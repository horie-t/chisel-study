==> flow/design.v <==
module Servo(  
  input        clock,  
  input        reset,  
  input  [3:0] io_degree,  
  output       io_servoPulse  
);
  reg [13:0] value;  
  reg [31:0] _RAND_0;
  wire  pulseUnit;  
  wire [14:0] _T_15;  
  wire [13:0] _T_16;  
  wire [13:0] _GEN_0;  
  reg [7:0] value_1;  
  reg [31:0] _RAND_1;
  wire  _T_21;  
  wire [8:0] _T_23;  
  wire [7:0] _T_24;  
  wire [7:0] _GEN_2;  
  wire [7:0] _GEN_3;  
  wire [4:0] _GEN_4;  
  wire [5:0] _T_28;  
  wire [4:0] _T_29;  
  wire [4:0] _T_30;  
  wire [4:0] _T_31;  
  wire [7:0] _GEN_5;  
  assign pulseUnit = value == 14'h270f;  
  assign _T_15 = value + 14'h1;  
  assign _T_16 = value + 14'h1;  
  assign _GEN_0 = pulseUnit ? 14'h0 : _T_16;  
  assign _T_21 = value_1 == 8'hc7;  
  assign _T_23 = value_1 + 8'h1;  
  assign _T_24 = value_1 + 8'h1;  
  assign _GEN_2 = _T_21 ? 8'h0 : _T_24;  
  assign _GEN_3 = pulseUnit ? _GEN_2 : value_1;  
  assign _GEN_4 = {{1{io_degree[3]}},io_degree};  
  assign _T_28 = $signed(_GEN_4) + $signed(5'shf);  
  assign _T_29 = $signed(_GEN_4) + $signed(5'shf);  
  assign _T_30 = $signed(_T_29);  
  assign _T_31 = $unsigned(_T_30);  
  assign _GEN_5 = {{3'd0}, _T_31};  
  assign io_servoPulse = value_1 <= _GEN_5;  
  always @(posedge clock) begin
    if (reset) begin
      value <= 14'h0;
    end else begin
      if (pulseUnit) begin
        value <= 14'h0;
      end else begin
        value <= _T_16;
      end
    end
    if (reset) begin
      value_1 <= 8'h0;
    end else begin
      if (pulseUnit) begin
        if (_T_21) begin
          value_1 <= 8'h0;
        end else begin
          value_1 <= _T_24;
        end
      end
    end
  end
endmodule
# Reports on Servo
# The steps from the RTL of Servo to its reports follow in flow order.
# Lines are those of the file above, counted from 1.
# Operators carry their Yosys type and port widths (W data, S select, Z words).
# Library cell names are shortened.
# The mark n/a stands for no value.
# design
top_module,Servo
clock,clock
library,sky130hd
corner,tt_025C_1v80

# Elaborated design
# Yosys after proc, flatten, opt, wreduce and memory -nomap, before mapping. Enables and synchronous resets that opt folds into registers are not counted as muxes. Memory bits, and registers merged into a memory's read port (data or address), are not among the register bits. Print and check cells are not counted. Equal cells are merged and count once.
# classes
add_sub_neg,3
reduce_and_logical,1
muxes,1
eq_ne,2
cmp,1
# op_table
cell,n
$add A14 B1 Y14 const B,1
$eq A14 B14 Y1 const B,1
$add A8 B1 Y8 const B,1
$le A8 B5 Y1,1
$eq A8 B8 Y1 const B,1
$mux W8,1
$add A4 B5 Y5 const B,1
$reduce_or A2 Y1,1
# word_totals
input_bits,6
output_inout_bits,1
ff_bits,22

# Depth
# Yosys ltp: most cells in a row. Word level: on the elaborated netlist, between registers, memories and ports. Mapped: between sequential cells and ports; inverters and the memories' decode and read muxes count.
# depth
depth_word,2
abc_area,0
depth_mapped,7

# Netlist
# Source: synth_stat.txt of the flow (Yosys; design flattened, memories mapped). It holds for the ABC_AREA given above (unset counts as 0); a run with the other value may have another netlist.
# mapped
yosys_area_um2,1174.9
mapped_cells,138
ff_cells,22
# types
cell_type,n
dfxtp_1,22
ha_1,8
nor2_1,20
xnor2_1,7
xor2_1,7
nand4_1,8
or4_1,5
nand3_1,7
a21oi_1,6
nand2_1,8
inv_1,6
and3_1,3
and4_1,2
a21o_1,2
o21ai_0,3
o31ai_1,2
nand2b_1,2
nor2b_1,2
# Other cell types: 14; their cells: 18.

# Worst setup path after synthesis
# OpenSTA on the mapped netlist: ideal clock, no wires. The path of least setup slack (recovery checks aside). Input and output delay are each 20% of the period. Register names are those of the netlist, which keeps one name where synthesis merged equal registers.
# synth_timing
kind,input-to-output
from,in io_degree[0]
to,out io_servoPulse
n_path_buf,0
clock_period_ns,2.52
driving_pins,7
path_delay_ns,1.628
output_delay_ns,0.504
arrival_ns,2.132
setup_slack_ns,-0.116
t_required_ns,2.016
synth_period_reached_ns,2.636
# "path_delay_ns" is the arrival time less input delay plus setup time.
# A path that ends at an output port has no setup time.
# "driving_pins": output pins that drive a net of the path, with the launching flip-flop's if there is one; two outputs of one cell count as two.
# "synth_period_reached_ns" = period - worst setup slack (recovery checks aside). The figure is calculated, with input and output delays left at 20% of the set period.
# The rows between start and end are the longest chain of elaborated cells between them; the timing report does not say that the signal goes this way. Where chains are equally long, one stands for them.
# A line is the first line of the expression or statement that the cell stems from. Yosys adds cells for indexed reads and writes and turns some case tables into memories.
# synth_between
path_cell_list,inv_1 ha_1 ha_1 nor2b_1 o211ai_1 nand3_1 a2111oi_0
elab_chain_cells,2
cone_cells,2
lines_between,2
cone_classes,1 x add/sub; 1 x compare
# synth_lines
element,line_no,rtl
from (decl),4,"input  [3:0] io_degree,"
$add A4 B5 Y5,37,assign _T_29 = $signed(_GEN_4) + $signed(5'shf);
$le A8 B5 Y1,41,assign io_servoPulse = value_1 <= _GEN_5;
to (decl),5,output       io_servoPulse

# Path in the finished layout
# Path of least setup slack in the final report of job 1 (OpenROAD, finished layout, wires in). Where an end is a register, its clock arrival counts in the times.
# layout_timing
kind,input-to-output
from,in io_degree[3]
to,out io_servoPulse
setup_slack_ns,-0.06
output_delay_ns,0.49
driving_pins,8
arrival_ns,2.03
n_path_buf,3
clock_period_ns,2.46
t_required_ns,1.97
# The rows between start and end are the longest chain of elaborated cells between them; the timing report does not say that the signal goes this way. Where chains are equally long, one stands for them.
# layout_between
path_cell_list,dlygate4sd2_1 xnor2_1 ha_1 buf_4 nand2_1 nand3_1 a2111oi_4 buf_2
elab_chain_cells,2
cone_cells,2
lines_between,2
cone_classes,1 x add/sub; 1 x compare
# layout_lines
element,line_no,rtl
from (decl),4,"input  [3:0] io_degree,"
$add A4 B5 Y5,37,assign _T_29 = $signed(_GEN_4) + $signed(5'shf);
$le A8 B5 Y1,41,assign io_servoPulse = value_1 <= _GEN_5;
to (decl),5,output       io_servoPulse

# Stored flow runs of Servo (2 of them; Yosys, OpenROAD, sky130hd). They differ in their settings and are not a sequence. Constraints: input delay and output delay 20% of the set period each, output load 0.01 pF.
# "period_reached_ns": clock period set for the run, less the worst setup slack. It is reckoned from that one timing run; input and output delays stay at 20% of the period that was set.
# "timing.worst_path_ns": the worst setup path's part of the clock period (all of it between registers, 20% less for each end at a port) less its slack. A launch clock that arrives late makes it longer, a capture clock that arrives late makes it shorter.
# "totalPower_uw" is the tool's figure for a default switching activity; nothing was simulated.
# Settings: n/a = not set for that run.
run name,period_ns,CORE_UTILIZATION,PLACE_DENSITY_LB_ADDON,CORE_ASPECT_RATIO,TNS_END_PERCENT,GPL_TIMING_DRIVEN,CAP_MARGIN,MIN_ROUTING_LAYER,CORE_MARGIN,SLEW_MARGIN,CTS_CLUSTER_DIAMETER,totalPower_uw,ws_setup_ns,timing.worst_path_ns,critical_path_kind,fin_tns_ns,utilization_pct,die_footprint_um2,finalCellArea_um2,period_reached_ns,synth_chip_area_um2,holdWs_ns
job 1,2.46,28,0.1,1.87,15,0,20,met2,2,20,n/a,699,-0.065,1.54,input-to-output,-0.065,36.1,4755.8,1475.2,2.525,1174.9,0.501
job 2,2.51,63,n/a,n/a,n/a,0,20,met1,9,20,97,565.1,-0.068,1.57,input-to-output,-0.068,77.1,3743.6,1345.0,2.578,1174.9,0.489

==> flow/design.v <==
module Seg7LED(  
  input        clock,  
  input        reset,  
  input  [3:0] io_digits_0,  
  input  [3:0] io_digits_1,  
  input  [3:0] io_digits_2,  
  input  [3:0] io_digits_3,  
  output [6:0] io_seg7led_cathodes,  
  output [3:0] io_seg7led_anodes  
);
  reg [16:0] value;  
  reg [31:0] _RAND_0;
  wire  digitChange;  
  wire [17:0] _T_33;  
  wire [16:0] _T_34;  
  wire [16:0] _GEN_0;  
  reg [1:0] value_1;  
  reg [31:0] _RAND_1;
  wire [2:0] _T_41;  
  wire [1:0] _T_42;  
  wire [1:0] _GEN_2;  
  wire [3:0] _GEN_4;  
  wire [3:0] _GEN_5;  
  wire [3:0] _GEN_6;  
  wire  _T_46;  
  wire  _T_49;  
  wire  _T_52;  
  wire  _T_55;  
  wire  _T_58;  
  wire  _T_61;  
  wire  _T_64;  
  wire  _T_67;  
  wire  _T_70;  
  wire  _T_73;  
  wire  _T_76;  
  wire  _T_79;  
  wire  _T_82;  
  wire  _T_85;  
  wire  _T_88;  
  wire  _T_91;  
  wire [6:0] _T_93;  
  wire [6:0] _T_94;  
  wire [6:0] _T_95;  
  wire [6:0] _T_96;  
  wire [6:0] _T_97;  
  wire [6:0] _T_98;  
  wire [6:0] _T_99;  
  wire [6:0] _T_100;  
  wire [6:0] _T_101;  
  wire [6:0] _T_102;  
  wire [6:0] _T_103;  
  wire [6:0] _T_104;  
  wire [6:0] _T_105;  
  wire [6:0] _T_106;  
  wire [6:0] _T_107;  
  reg [3:0] anodes;  
  reg [31:0] _RAND_2;
  wire [2:0] _T_111;  
  wire  _T_112;  
  wire [3:0] _T_113;  
  wire [3:0] _GEN_7;  
  assign digitChange = value == 17'h1869f;  
  assign _T_33 = value + 17'h1;  
  assign _T_34 = value + 17'h1;  
  assign _GEN_0 = digitChange ? 17'h0 : _T_34;  
  assign _T_41 = value_1 + 2'h1;  
  assign _T_42 = value_1 + 2'h1;  
  assign _GEN_2 = digitChange ? _T_42 : value_1;  
  assign _GEN_4 = 2'h1 == value_1 ? io_digits_1 : io_digits_0;  
  assign _GEN_5 = 2'h2 == value_1 ? io_digits_2 : _GEN_4;  
  assign _GEN_6 = 2'h3 == value_1 ? io_digits_3 : _GEN_5;  
  assign _T_46 = _GEN_6 == 4'h0;  
  assign _T_49 = _GEN_6 == 4'h1;  
  assign _T_52 = _GEN_6 == 4'h2;  
  assign _T_55 = _GEN_6 == 4'h3;  
  assign _T_58 = _GEN_6 == 4'h4;  
  assign _T_61 = _GEN_6 == 4'h5;  
  assign _T_64 = _GEN_6 == 4'h6;  
  assign _T_67 = _GEN_6 == 4'h7;  
  assign _T_70 = _GEN_6 == 4'h8;  
  assign _T_73 = _GEN_6 == 4'h9;  
  assign _T_76 = _GEN_6 == 4'ha;  
  assign _T_79 = _GEN_6 == 4'hb;  
  assign _T_82 = _GEN_6 == 4'hc;  
  assign _T_85 = _GEN_6 == 4'hd;  
  assign _T_88 = _GEN_6 == 4'he;  
  assign _T_91 = _GEN_6 == 4'hf;  
  assign _T_93 = _T_91 ? 7'he : 7'h7f;  
  assign _T_94 = _T_88 ? 7'h6 : _T_93;  
  assign _T_95 = _T_85 ? 7'h21 : _T_94;  
  assign _T_96 = _T_82 ? 7'h46 : _T_95;  
  assign _T_97 = _T_79 ? 7'h3 : _T_96;  
  assign _T_98 = _T_76 ? 7'h8 : _T_97;  
  assign _T_99 = _T_73 ? 7'h10 : _T_98;  
  assign _T_100 = _T_70 ? 7'h0 : _T_99;  
  assign _T_101 = _T_67 ? 7'h58 : _T_100;  
  assign _T_102 = _T_64 ? 7'h2 : _T_101;  
  assign _T_103 = _T_61 ? 7'h12 : _T_102;  
  assign _T_104 = _T_58 ? 7'h19 : _T_103;  
  assign _T_105 = _T_55 ? 7'h30 : _T_104;  
  assign _T_106 = _T_52 ? 7'h24 : _T_105;  
  assign _T_107 = _T_49 ? 7'h79 : _T_106;  
  assign _T_111 = anodes[2:0];  
  assign _T_112 = anodes[3];  
  assign _T_113 = {_T_111,_T_112};  
  assign _GEN_7 = digitChange ? _T_113 : anodes;  
  assign io_seg7led_cathodes = _T_46 ? 7'h40 : _T_107;  
  assign io_seg7led_anodes = anodes;  
  always @(posedge clock) begin
    if (reset) begin
      value <= 17'h0;
    end else begin
      if (digitChange) begin
        value <= 17'h0;
      end else begin
        value <= _T_34;
      end
    end
    if (reset) begin
      value_1 <= 2'h0;
    end else begin
      if (digitChange) begin
        value_1 <= _T_42;
      end
    end
    if (reset) begin
      anodes <= 4'h1;
    end else begin
      if (digitChange) begin
        anodes <= _T_113;
      end
    end
  end
endmodule
# Tool chain data of Seg7LED
# The steps from the RTL of Seg7LED to its reports follow in flow order.
# Lines are those of the file above, counted from 1.
# Cell names lack the library's common part.
# Not given: --
dict set report inputs {
  top_module {Seg7LED}
  clock {clock}
  lib {sky130hd}
  corner {tt_025C_1v80}
}

# Word level
# Source: Yosys, flattened and elaborated, memories not mapped. Widths are those after wreduce. Registers that Yosys merges into a memory's read port (data or address) are not register bits. Print and check cells do not count. Equal cells are merged and count once.
dict set report bits {
  rom_bits 0
  clocked_rd_ports_x_width 0
  reg_bits 23
  out_inout_bits 11
  wordCells 45
  latch_bits 0
  mem_bits_rw 0
  inputBits 18
  n_memories 0
}
dict set report op_classes {
  muxes 19
  bitwise 0
  reduce_and_logical 2
  multipliers 0
  shifts 0
  add_sub_neg 2
  equal 19
  n_cmp 0
  div 0
}
# op count
set op_table {}
lappend op_table {{2-to-1 mux 7 bit} 16}
lappend op_table {{equality test 4 bit (second input constant)} 8}
lappend op_table {{adder 17 x 1 -> 17 bit (second input constant)} 1}
lappend op_table {{equality test 17 bit (second input constant)} 1}
lappend op_table {{equality test 4 x 3 -> 1 bit (second input constant)} 4}
lappend op_table {{2-to-1 mux 4 bit} 3}
lappend op_table {{equality test 4 x 2 -> 1 bit (second input constant)} 2}
lappend op_table {{equality test 2 bit (first input constant)} 2}
lappend op_table {{equality test 4 x 1 -> 1 bit (second input constant)} 1}
lappend op_table {{logical NOT 4 bit} 1}
lappend op_table {{equality test 1 x 2 -> 1 bit (first input constant)} 1}
lappend op_table {{adder 2 x 1 -> 2 bit (second input constant)} 1}
lappend op_table {{OR reduction 2 bit} 1}

# Logic depth
# Longest topological path by Yosys (ltp), each cell counted once; first at word level (registers and memories cut), then after technology mapping (sequential cells cut; the memories' decode and read muxes count).
dict set report depth {
  word_depth 21
  abc_area 0
  mapped_depth 8
}

# Netlist
# Yosys stat after the flow's synthesis: flattened, memories mapped to cells. It holds for the ABC_AREA given above (unset counts as 0); a run with the other value may have another netlist.
# The area totals of this step are shown rounded.
dict set report mapped {
  mapped_cells 169
  seqArea_um2 460
  flip_flops 23
  yosys_area_um2 1440
  n_buf 8
}
# cell count
set by_type {}
lappend by_type {dfxtp_1 23}
lappend by_type {nand3_1 13}
lappend by_type {xnor2_1 7}
lappend by_type {nor2_1 16}
lappend by_type {ha_1 4}
lappend by_type {mux2i_1 5}
lappend by_type {nand4_1 8}
lappend by_type {a21oi_1 9}
lappend by_type {xor2_1 5}
lappend by_type {o21ai_0 8}
lappend by_type {a211oi_1 5}
lappend by_type {buf_2 6}
lappend by_type {nor3b_1 4}
lappend by_type {nand2_1 7}
lappend by_type {or3_1 4}
lappend by_type {nor4b_4 1}
lappend by_type {inv_1 6}
lappend by_type {nor2b_1 3}
# Not listed: further types 26, cells in them 35.

# Worst setup path after synthesis
# OpenSTA on the mapped netlist: ideal clock, no wires. The path of least setup slack (recovery checks aside). Input and output delay are each 20% of the period. Register names are those of the netlist, which keeps one name where synthesis merged equal registers.
dict set report synth_path {
  path_type {register -> output}
  startpoint {register value_1[1]}
  endpoint {output port io_seg7led_cathodes[0]}
  tclk_ps 3450
  path_stages 9
  output_delay_ps 690
  t_required_ps 2760
  arrival_time_ps 1894
  path_delay_ps 1894
  path_slack_ps 866
  synth_period_reached_ps 2584
}
# "path_delay_ps" is the arrival time less input delay plus setup time.
# At an output port there is no setup time.
# "path_stages": output pins that drive a net of the path, with the launching flip-flop's if there is one; two outputs of one cell count as two.
# "synth_period_reached_ps" is the clock period less the worst setup slack; recovery checks do not enter. This is arithmetic on one report: input and output delays are still those of the set period (20% each).
# Between the ends stands the longest chain of elaborated cells between them, by number of cells; it is not shown to be the way that was timed. Of several equally long chains one is given.
# Each line given opens the expression or statement behind the cell; cells for indexed reads and writes are added by Yosys, which also makes memories of some case tables.
dict set report synth_between {
  cell_sequence {dfxtp_1 > inv_1 > ha_1 > buf_2 > mux2i_1 > a211o_1 > buf_2 > or4_1 > o211ai_1}
  elab_chain_len 21
}
# element line_no
set synth_lines {}
lappend synth_lines {{start: declaration} 17} ;# reg [1:0] value_1;
lappend synth_lines {{start: assignment} 120} ;# value_1 <= 2'h0;
lappend synth_lines {{start: assignment} 123} ;# value_1 <= _T_42;
lappend synth_lines {{equality test 1 x 2 -> 1 bit} 69} ;# assign _GEN_4 = 2'h1 == value_1 ? io_digits_1 : io_digits_0;
lappend synth_lines {{2-to-1 mux 4 bit} 69}
lappend synth_lines {{2-to-1 mux 4 bit} 70} ;# assign _GEN_5 = 2'h2 == value_1 ? io_digits_2 : _GEN_4;
lappend synth_lines {{2-to-1 mux 4 bit} 71} ;# assign _GEN_6 = 2'h3 == value_1 ? io_digits_3 : _GEN_5;
lappend synth_lines {{equality test 4 bit} 87} ;# assign _T_91 = _GEN_6 == 4'hf;
lappend synth_lines {{2-to-1 mux 7 bit} 88} ;# assign _T_93 = _T_91 ? 7'he : 7'h7f;
lappend synth_lines {{2-to-1 mux 7 bit} 89} ;# assign _T_94 = _T_88 ? 7'h6 : _T_93;
lappend synth_lines {{[... 7 more ...]} --}
lappend synth_lines {{2-to-1 mux 7 bit} 97} ;# assign _T_102 = _T_64 ? 7'h2 : _T_101;
lappend synth_lines {{2-to-1 mux 7 bit} 98} ;# assign _T_103 = _T_61 ? 7'h12 : _T_102;
lappend synth_lines {{2-to-1 mux 7 bit} 99} ;# assign _T_104 = _T_58 ? 7'h19 : _T_103;
lappend synth_lines {{2-to-1 mux 7 bit} 100} ;# assign _T_105 = _T_55 ? 7'h30 : _T_104;
lappend synth_lines {{2-to-1 mux 7 bit} 101} ;# assign _T_106 = _T_52 ? 7'h24 : _T_105;
lappend synth_lines {{2-to-1 mux 7 bit} 102} ;# assign _T_107 = _T_49 ? 7'h79 : _T_106;
lappend synth_lines {{2-to-1 mux 7 bit} 107} ;# assign io_seg7led_cathodes = _T_46 ? 7'h40 : _T_107;
lappend synth_lines {{end: declaration} 8} ;# output [6:0] io_seg7led_cathodes,

# Top module Seg7LED; platform sky130hd; tools Yosys and OpenROAD; 2 stored runs in no particular order. Input and output delays are each 20% of the period that was set; the output load is 0.01 pF.
run="entry A" settings period_ns=3.74 CORE_UTILIZATION=67 SETUP_SLACK_MARGIN=0.63 PLACE_DENSITY=0.57 CORE_ASPECT_RATIO=1.18 CORE_MARGIN=5 CELL_PAD_IN_SITES_DETAIL_PLACEMENT=0 MIN_ROUTING_LAYER="met1" MAX_ROUTING_LAYER="met4" CAP_MARGIN=20 SLEW_MARGIN=20
run="entry A" outcome="stopped before the end: routing reported DPL-0038"
run="entry B" settings period_ns=1.97 CORE_UTILIZATION=44 PLACE_DENSITY_LB_ADDON=0.22 CORE_ASPECT_RATIO=1.08 CELL_PAD_IN_SITES_GLOBAL_PLACEMENT=1 CELL_PAD_IN_SITES_DETAIL_PLACEMENT=2 TNS_END_PERCENT=5 ABC_AREA=0 CTS_CLUSTER_DIAMETER=342 CAP_MARGIN=30 CORE_MARGIN=2 SLEW_MARGIN=20
run="entry B" outcome="stopped before the end: placement reported DPL-0033"
